==> flow/design.v <==
module veri_accumulator_16bit (out,enable,clk,rstb,up,step,ext_val,sel_ext);
        output [15:0]out;
        input enable, clk, rstb,up;
        input [3:0] step;	
        input [15:0] ext_val;
        input sel_ext;	
        reg [15:0]out;
        reg upsatb,dnsatb;
    always @(posedge clk or negedge rstb)
    begin
       if (~rstb) 
          begin
            out <= 16'h8000;  
          end 
    else
       if (enable)          
         if(sel_ext)        
           out<= ext_val;
         else
           if(up == 1'b1 && upsatb)
          begin
            out <= out + step;
          end
        else 
         if(up == 1'b0 && dnsatb) 
          begin
           out <= out - step;
          end
end   
  always @(out)
        if(out > 16'hFFC0)
          begin
            upsatb <= 1'b0;
            dnsatb <= 1'b1;
         end          
        else if (out < 16'h3F)
          begin
            upsatb <= 1'b1;
            dnsatb <= 1'b0;
         end
        else
          begin
            upsatb <= 1'b1;
            dnsatb <= 1'b1;
         end
endmodule
* From RTL to reports: veri_accumulator_16bit
The steps from the RTL of veri_accumulator_16bit to its reports follow in flow order. Lines are those of the file above, counted from 1. Operators carry their Yosys type and port widths (W data, S select, Z words). Library cell names are shortened. Not given: n/a
Set-up: top module veri_accumulator_16bit, clock input clk, cell library sky130hd, corner tt_025C_1v80

* Word level
Counts by Yosys on the flattened word-level netlist (proc, flatten, opt, wreduce; memories kept). Register bits leave out memories and registers merged into their read ports (data or address). Print and check cells are left out. Cells with the same type and inputs are merged into one.
Storage and ports: flip-flop bits (word level) 16, bits of input ports 25, output and inout bits 16, elaborated cells 16
Operators by class: $add $sub $neg 2, order comparisons 2, mux-type cells 6, bitwise operators 1, reduce/logical cells 4
Operators with widths (number):
- $mux W16 | 3
- $gt A16 B16 Y1 const B | 1
- $add A16 B4 Y16 | 1
- $sub A16 B4 Y16 | 1
- $lt A16 B6 Y1 const B | 1
- $reduce_bool A3 Y1 | 1
- $mux W1 | 3
- $logic_and A1 B1 Y1 | 2
- $reduce_and A2 Y1 | 1
- $not A1 Y1 | 1

* Depth
Yosys ltp: most cells in a row. Word level: on the elaborated netlist, between registers, memories and ports. Mapped: between sequential cells and ports; inverters and the memories' decode and read muxes count.
Depth: word-level depth 7, ABC_AREA 1, mapped depth 26

* Mapped cells and area
The flow's flattened synthesis, as Yosys stat reports it; memories are mapped. The netlist is that of the ABC_AREA named above (0 if unset); the other value can give another one. The area totals of this step are shown rounded.
Synthesis totals: cells in the netlist 314, mapped area 1990 um2, mapped flip-flops 16, buffer cells 7
Cell types:
- dfrtp_1 | number 15, total area 375.36 um2
- nand2_1 | number 84, total area 315.302 um2
- nor2_1 | number 43, total area 161.405 um2
- inv_1 | number 40, total area 150.144 um2
- ha_1 | number 11, total area 137.632 um2
- nand3_1 | number 27, total area 135.13 um2
- a21oi_1 | number 13, total area 65.062 um2
- o21ai_0 | number 13, total area 65.062 um2
- nand3_2 | number 6, total area 60.058 um2
- nand2_4 | number 4, total area 45.043 um2
- nand2_2 | number 7, total area 43.792 um2
- nand4_1 | number 7, total area 43.792 um2
- xor2_1 | number 5, total area 43.792 um2
- nand3_4 | number 2, total area 35.034 um2
- dfstp_2 | number 1, total area 26.275 um2
- nor2_2 | number 4, total area 25.024 um2
- buf_6 | number 2, total area 22.522 um2
- fa_1 | number 1, total area 20.019 um2
Other cell types: 18; their cells: 29.

* Worst setup path after synthesis
OpenSTA on the mapped netlist: ideal clock, no wires. The path of least setup slack (recovery checks aside). Input and output delay are each 20% of the period. Register names are those of the netlist, which keeps one name where synthesis merged equal registers.
Timing path post-synthesis: kind input -> register, start in up, end reg out[8], period 4.8 ns, external input delay 0.960 ns, data arrival time 2.863 ns, required time 4.684 ns, setup slack 1.821 ns, delay of the path 2.019 ns, driving pins on the path 17, buffers on the path 1, synthesis period reached 2.979 ns
"delay of the path" = arrival - input delay + setup time. "driving pins on the path" counts driving pins, that of a launching flip-flop among them; a cell with two outputs on the path counts twice. "synthesis period reached" = period - worst setup slack (recovery checks aside). The figure is calculated, with input and output delays left at 20% of the set period. The rows between start and end are the longest chain of elaborated cells between them; the timing report does not say that the signal goes this way. Where chains are equally long, one stands for them. Each line given opens the expression or statement behind the cell; cells for indexed reads and writes are added by Yosys, which also makes memories of some case tables. A register here has more assigning lines than the two given.
On the way, post-synthesis: cells stage by stage nand2_4 buf_6 inv_2 nor2_1 xor2_1 inv_1 ha_1 a21oi_1 o21bai_1 nand3_4 a21oi_4 nand2_1 nand2_1 xor2_1 nand2_1 nand2_1 nand2_1, length of the longest elaborated chain 5, elaborated cells on any way between the ends 8, source lines of those cells 3
RTL lines, path post-synthesis:
- start: declaration | RTL line 3 | input enable, clk, rstb,up;
- $not A1 Y1 | RTL line 25 | if(up == 1'b0 && dnsatb)
- $logic_and A1 B1 Y1 | RTL line 25
- $mux W16 | RTL line 25
- $mux W16 | RTL line 20 | if(up == 1'b1 && upsatb)
- $mux W16 | RTL line 17 | if(sel_ext)
- end: assignment | RTL line 18 | out<= ext_val;
- end: assignment | RTL line 22 | out <= out + step;
- end: declaration | RTL line 2 | output [15:0]out;

* Timing after layout
Path of least setup slack in the final report of flow run 1 (OpenROAD, finished layout, wires in). Where an end is a register, its clock arrival counts in the times.
Timing path post-layout: kind register -> register, start reg out[15], end reg out[11], period 2.85 ns, data arrival time 2.93 ns, required time 3.00 ns, setup slack 0.07 ns, driving pins on the path 23, buffers on the path 1
The rows between start and end are the longest chain of elaborated cells between them; the timing report does not say that the signal goes this way. Where chains are equally long, one stands for them. A register here has more assigning lines than the two given.
On the way, post-layout: cells stage by stage dfstp_2 nand2_2 nor2_4 nand3_2 nand2_4 buf_4 nand2_1 o21ai_2 ha_1 a21oi_2 nor2_4 nor2_2 nor2_1 o21ai_1 nand2_2 nand2_2 nand2_4 nand2_2 nand3_2 nand2_2 nand3_2 nand2_1 nand2_1, length of the longest elaborated chain 7, elaborated cells on any way between the ends 12, source lines of those cells 5
RTL lines, path post-layout:
- start: declaration | RTL line 2 | output [15:0]out;
- start: assignment | RTL line 18 | out<= ext_val;
- start: assignment | RTL line 22 | out <= out + step;
- $lt A16 B6 Y1 | RTL line 36 | else if (out < 16'h3F)
- $mux W1 | RTL line 36
- $mux W1 | RTL line 31 | if(out > 16'hFFC0)
- $logic_and A1 B1 Y1 | RTL line 25 | if(up == 1'b0 && dnsatb)
- $mux W16 | RTL line 25
- $mux W16 | RTL line 20 | if(up == 1'b1 && upsatb)
- $mux W16 | RTL line 17 | if(sel_ext)
- end: assignment | RTL line 18
- end: assignment | RTL line 22
- end: declaration | RTL line 2

Module veri_accumulator_16bit, platform sky130hd: 2 stored runs of the flow (Yosys, OpenROAD) with differing settings, in no particular order. Input and output delays are each 20% of the period that was set; the output load is 0.01 pF.
"achieved clock period" = clock period - worst setup slack. The figure is calculated, with input and output delays left at 20% of the set period.
"allowed time less slack (worst setup path)" = time allowed to the worst setup path (clock period - input delay - output delay, where it has them) - its slack; a late launch clock adds to it, a late capture clock takes from it.
Values from the reports are rounded here.

* Flow run 1 | settings: period_ns 2.85; CORE_UTILIZATION 28; PLACE_DENSITY_LB_ADDON 0.06; TNS_END_PERCENT 65; ABC_AREA 1; CAP_MARGIN 20; CORE_MARGIN 2; SLEW_MARGIN 20 | results: worst setup slack after layout 0.071 ns; total die area 7790 um2; utilization of the finished layout 46.2%; achieved clock period 2.779 ns; netlist area reported by Yosys 1990 um2; allowed time less slack (worst setup path) 2.78 ns; worst path kind register -> register
* Flow run 2 | settings: period_ns 2.77; CORE_UTILIZATION 28; PLACE_DENSITY_LB_ADDON 0.07; CORE_MARGIN 9; TNS_END_PERCENT 95; CTS_CLUSTER_DIAMETER 335; CAP_MARGIN 20; SLEW_MARGIN 20 | results: total die area 9430 um2; worst setup slack after layout -1.11 ns; achieved clock period 3.878 ns; utilization of the finished layout 52.0%; netlist area reported by Yosys 1750 um2; allowed time less slack (worst setup path) 3.88 ns; worst path kind register -> register
