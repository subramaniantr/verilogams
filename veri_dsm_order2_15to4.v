==> flow/design.v <==
module veri_dsm_order2_15to4 ( din, dout, clk, rst );
input [14:0] din;
input clk, rst;
output [3:0] dout;
reg [3:0]dout;
reg [15:0]delay1;
reg [15:0]delay2;
reg [15:0] din_2comp;
reg [17:0] dout_int;
reg [15:0] din_signed;
reg [15:0] din_signed_pos;
reg [15:0] din_signed_neg;
always @(posedge clk or negedge rst)
begin
        if (rst == 0 ) begin
                dout <= 0;
                delay1 <= 0;
                delay2 <= 0;
                din_2comp <= 0; 
        end
        else begin
                din_2comp <= din_signed;
                dout <= {~dout_int[15],dout_int[14],dout_int[13],dout_int[12]};
                delay1 <= {4'b0000 ,dout_int[11:0]};
                delay2 <= delay1;
        end
end
always @(din)
begin
                din_signed_pos = {1'b0,din} + 16'b0100_0000_0000_0000;
                din_signed = {~din_signed_pos[15],din_signed_pos[14:0]};
end
always @(delay1 or delay2 or din_2comp) begin
dout_int = {din_2comp[15],din_2comp} + {1'b0,delay1[14:0],1'b0} - {1'b0,delay2};
        if (dout_int < 17'b0_1111_1111_1111_1111)begin
                if (dout_int > 17'b0_0111_1111_1111_1111) begin
                        dout_int = 17'b0_0111_1111_1111_1111;
                end
        end
        if (dout_int > 17'b1_0000_0000_0000_0000)begin
                if (dout_int < 17'b1_1000_0000_0000_0000) begin
                        dout_int = 17'b1_1000_0000_0000_0000;
                end
        end
end
endmodule
# Reports on veri_dsm_order2_15to4

The steps from the RTL of veri_dsm_order2_15to4 to its reports follow in flow order.
Line numbers count from 1 in the design file above.
Cell names lack the library's common part.
A cell with -- has no value.

Top module: veri_dsm_order2_15to4
Clock port: clk
Cell library: sky130hd
Timing corner: tt_025C_1v80

# Word level

Counts by Yosys on the flattened word-level netlist (proc, flatten, opt, wreduce; memories kept). Register bits leave out memories and registers merged into their read ports (data or address); mux counts leave out enables and synchronous resets folded into registers. Print and check cells are left out. Cells with the same type and inputs are merged into one.

Bits in registers: 44
Elaborated cells: 17

Add/sub/neg operators: 3
Magnitude comparators: 4
Multiplexer cells: 4
Bitwise logic cells: 2

Operators with widths:

| operator                                                         | count |
| 2-to-1 mux 18 bit                                                | 2 |
| 2-to-1 mux 16 bit                                                | 2 |
| adder 17 x 13 -> 18 bit                                          | 1 |
| subtractor 18 x 12 -> 18 bit                                     | 1 |
| greater-than comparator 18 x 15 -> 1 bit (second input constant) | 1 |
| < comparator 18 x 16 -> 1 bit (second input constant)            | 1 |
| greater-than comparator 18 x 17 -> 1 bit (second input constant) | 1 |
| < comparator 18 x 17 -> 1 bit (second input constant)            | 1 |
| adder 15 x 15 -> 16 bit (second input constant)                  | 1 |
| inverter 1 bit                                                   | 2 |

# Depth

Longest topological path by Yosys (ltp), each cell counted once; first at word level (registers and memories cut), then after technology mapping (sequential cells cut; the memories' decode and read muxes count).

Depth after elaboration: 9
ABC_AREA: 0
Depth in mapped cells: 12
Depth with buffers taken out: 12

# After synthesis

The flow's flattened synthesis, as Yosys stat reports it; memories are mapped. The netlist is that of the ABC_AREA named above (0 if unset); the other value can give another one.
The area totals of this step are shown rounded.

Mapped cells: 237
Cell area after synthesis: 0.0025 sq mm
Area of sequential cells: 0.001076 sq mm
Flip-flops: 43
Buffer cells: 5

Cell types:

| type     | count | total area (sq um) |
| dfrtp_1  | 43    | 1.08E+03 |
| fa_1     | 12    | 240.23 |
| inv_1    | 58    | 217.709 |
| ha_1     | 16    | 200.192 |
| a21o_1   | 6     | 45.043 |
| xor2_1   | 5     | 43.792 |
| a21oi_1  | 8     | 40.038 |
| nand2_1  | 9     | 33.782 |
| nor2b_1  | 5     | 31.28 |
| nor2_1   | 8     | 30.029 |
| nor4b_1  | 3     | 26.275 |
| xnor2_1  | 3     | 26.275 |
| a31oi_1  | 4     | 25.024 |
| nand3_1  | 5     | 25.024 |
| a211oi_1 | 3     | 22.522 |
| o31ai_1  | 3     | 22.522 |
| a31oi_4  | 1     | 21.27 |
| nor4_4   | 1     | 21.27 |

Other cell types: 33; their cells: 44.

# Worst setup path after synthesis

OpenSTA on the mapped netlist: ideal clock, no wires. The path of least setup slack (recovery checks aside). Input and output delay are each 20% of the period. Register names are those of the netlist, which keeps one name where synthesis merged equal registers.

Kind: register to register
Start: register delay1[0]
End: register delay1[10]
Clock period: 3570 ps
Launch time at the first pin: 0 ps
Data arrival time: 2590 ps
Data required time: 3433 ps
Path slack: 843 ps
Path delay: 2727 ps
Stages: 13
Path buffers: 0
Period reached after synthesis: 2727 ps

"path delay" is the arrival time less input delay plus setup time.
"stages" counts driving pins, that of a launching flip-flop among them; a cell with two outputs on the path counts twice.
"period reached after synthesis" = period - worst setup slack (recovery checks aside). The figure is calculated, with input and output delays left at 20% of the set period.
Between the ends stands the longest chain of elaborated cells between them, by number of cells; it is not shown to be the way that was timed. Of several equally long chains one is given.
Each line given opens the expression or statement behind the cell; cells for indexed reads and writes are added by Yosys, which also makes memories of some case tables.

Path through: dfrtp_1 > inv_1 > fa_1 > inv_1 > ha_1 > inv_1 > fa_1 > nor2b_1 > o31ai_1 > o211ai_2 > a31oi_4 > nor4_4 > o31ai_1
Cells in the longest elaborated chain: 8
Elaborated cells on any way between the ends: 10
Classes of those cells: add/sub: 2; compare: 4; mux: 4

Ends and longest elaborated chain, post-synthesis:

| what                                     | line | text |
| from (assign)                            | 17   | `delay1 <= 0;` |
| from (assign)                            | 24   | `delay1 <= {4'b0000 ,dout_int[11:0]};` |
| adder 17 x 13 -> 18 bit                  | 34   | `dout_int = {din_2comp[15],din_2comp} + {1'b0,delay1[14:0],1'b0} - {1'b0,delay2};` |
| subtractor 18 x 12 -> 18 bit             | 34   |  |
| greater-than comparator 18 x 15 -> 1 bit | 36   | `if (dout_int > 17'b0_0111_1111_1111_1111) begin` |
| 2-to-1 mux 18 bit                        | 36   |  |
| 2-to-1 mux 18 bit                        | 35   | `if (dout_int < 17'b0_1111_1111_1111_1111)begin` |
| < comparator 18 x 17 -> 1 bit            | 41   | `if (dout_int < 17'b1_1000_0000_0000_0000) begin` |
| 2-to-1 mux 16 bit                        | 41   |  |
| 2-to-1 mux 16 bit                        | 40   | `if (dout_int > 17'b1_0000_0000_0000_0000)begin` |
| to (assign)                              | 17   |  |
| to (assign)                              | 24   |  |

# Timing after layout

From the final timing report of run 1: the path of least setup slack in the routed layout; clock arrival at registers is part of the times.
The report prints the path's times to 10 ps; the period is as set.

Kind: register to register
Start: register delay1[0]
End: register delay1[10]
Clock period: 3510 ps
Launch time at the first pin: 300 ps
Data arrival time: 3250 ps
Data required time: 3670 ps
Path slack: 430 ps
Stages: 13
Path buffers: 0

Between the ends stands the longest chain of elaborated cells between them, by number of cells; it is not shown to be the way that was timed. Of several equally long chains one is given.

Path through: dfrtp_1 > inv_1 > fa_1 > inv_1 > ha_1 > inv_1 > fa_1 > nor2b_1 > o31ai_1 > o211ai_2 > a31oi_4 > nor4_4 > o31ai_1
Cells in the longest elaborated chain: 8
Elaborated cells on any way between the ends: 10
Classes of those cells: add/sub: 2; compare: 4; mux: 4

Ends and longest elaborated chain, post-layout:

| what                                     | line | text |
| from (assign)                            | 17   | `delay1 <= 0;` |
| from (assign)                            | 24   | `delay1 <= {4'b0000 ,dout_int[11:0]};` |
| adder 17 x 13 -> 18 bit                  | 34   | `dout_int = {din_2comp[15],din_2comp} + {1'b0,delay1[14:0],1'b0} - {1'b0,delay2};` |
| subtractor 18 x 12 -> 18 bit             | 34   |  |
| greater-than comparator 18 x 15 -> 1 bit | 36   | `if (dout_int > 17'b0_0111_1111_1111_1111) begin` |
| 2-to-1 mux 18 bit                        | 36   |  |
| 2-to-1 mux 18 bit                        | 35   | `if (dout_int < 17'b0_1111_1111_1111_1111)begin` |
| < comparator 18 x 17 -> 1 bit            | 41   | `if (dout_int < 17'b1_1000_0000_0000_0000) begin` |
| 2-to-1 mux 16 bit                        | 41   |  |
| 2-to-1 mux 16 bit                        | 40   | `if (dout_int > 17'b1_0000_0000_0000_0000)begin` |
| to (assign)                              | 17   |  |
| to (assign)                              | 24   |  |

==> runs of veri_dsm_order2_15to4 <==
Top module veri_dsm_order2_15to4; platform sky130hd; tools Yosys and OpenROAD; 2 stored runs in no particular order. Input and output delays are each 20% of the period that was set; the output load is 0.01 pF.
Measured values are rounded.
Settings: - = not set for that run.

| name                                     | run 1    | run 2    |
| period_ns                                | 3.51     | 4.69     |
| CORE_UTILIZATION                         | 37       | 57       |
| SETUP_SLACK_MARGIN                       | 0.2      | 1.15     |
| PLACE_DENSITY_LB_ADDON                   | 0.14     | -        |
| HOLD_SLACK_MARGIN                        | 0.07     | -        |
| CTS_CLUSTER_DIAMETER                     | 280      | 323      |
| SLEW_MARGIN                              | 40       | 35       |
| MIN_ROUTING_LAYER                        | met1     | met1     |
| CAP_MARGIN                               | 20       | 10       |
| CORE_MARGIN                              | 2        | 2        |
| CELL_PAD_IN_SITES_DETAIL_PLACEMENT       | -        | 1        |
| TNS_END_PERCENT                          | -        | 30       |
| GPL_ROUTABILITY_DRIVEN                   | -        | 0        |
| MAX_ROUTING_LAYER                        | -        | met5     |
| mapped cell area after synthesis (sq mm) | 0.0025   | 0.0025   |
| die area (sq mm)                         | 0.00743  | 0.004932 |
| standard-cell area after layout (sq mm)  | 0.002864 | 0.002846 |
| final utilization                        | 0.443    | 0.663    |
| setup slack of the worst path (ps)       | 425      | 1609     |
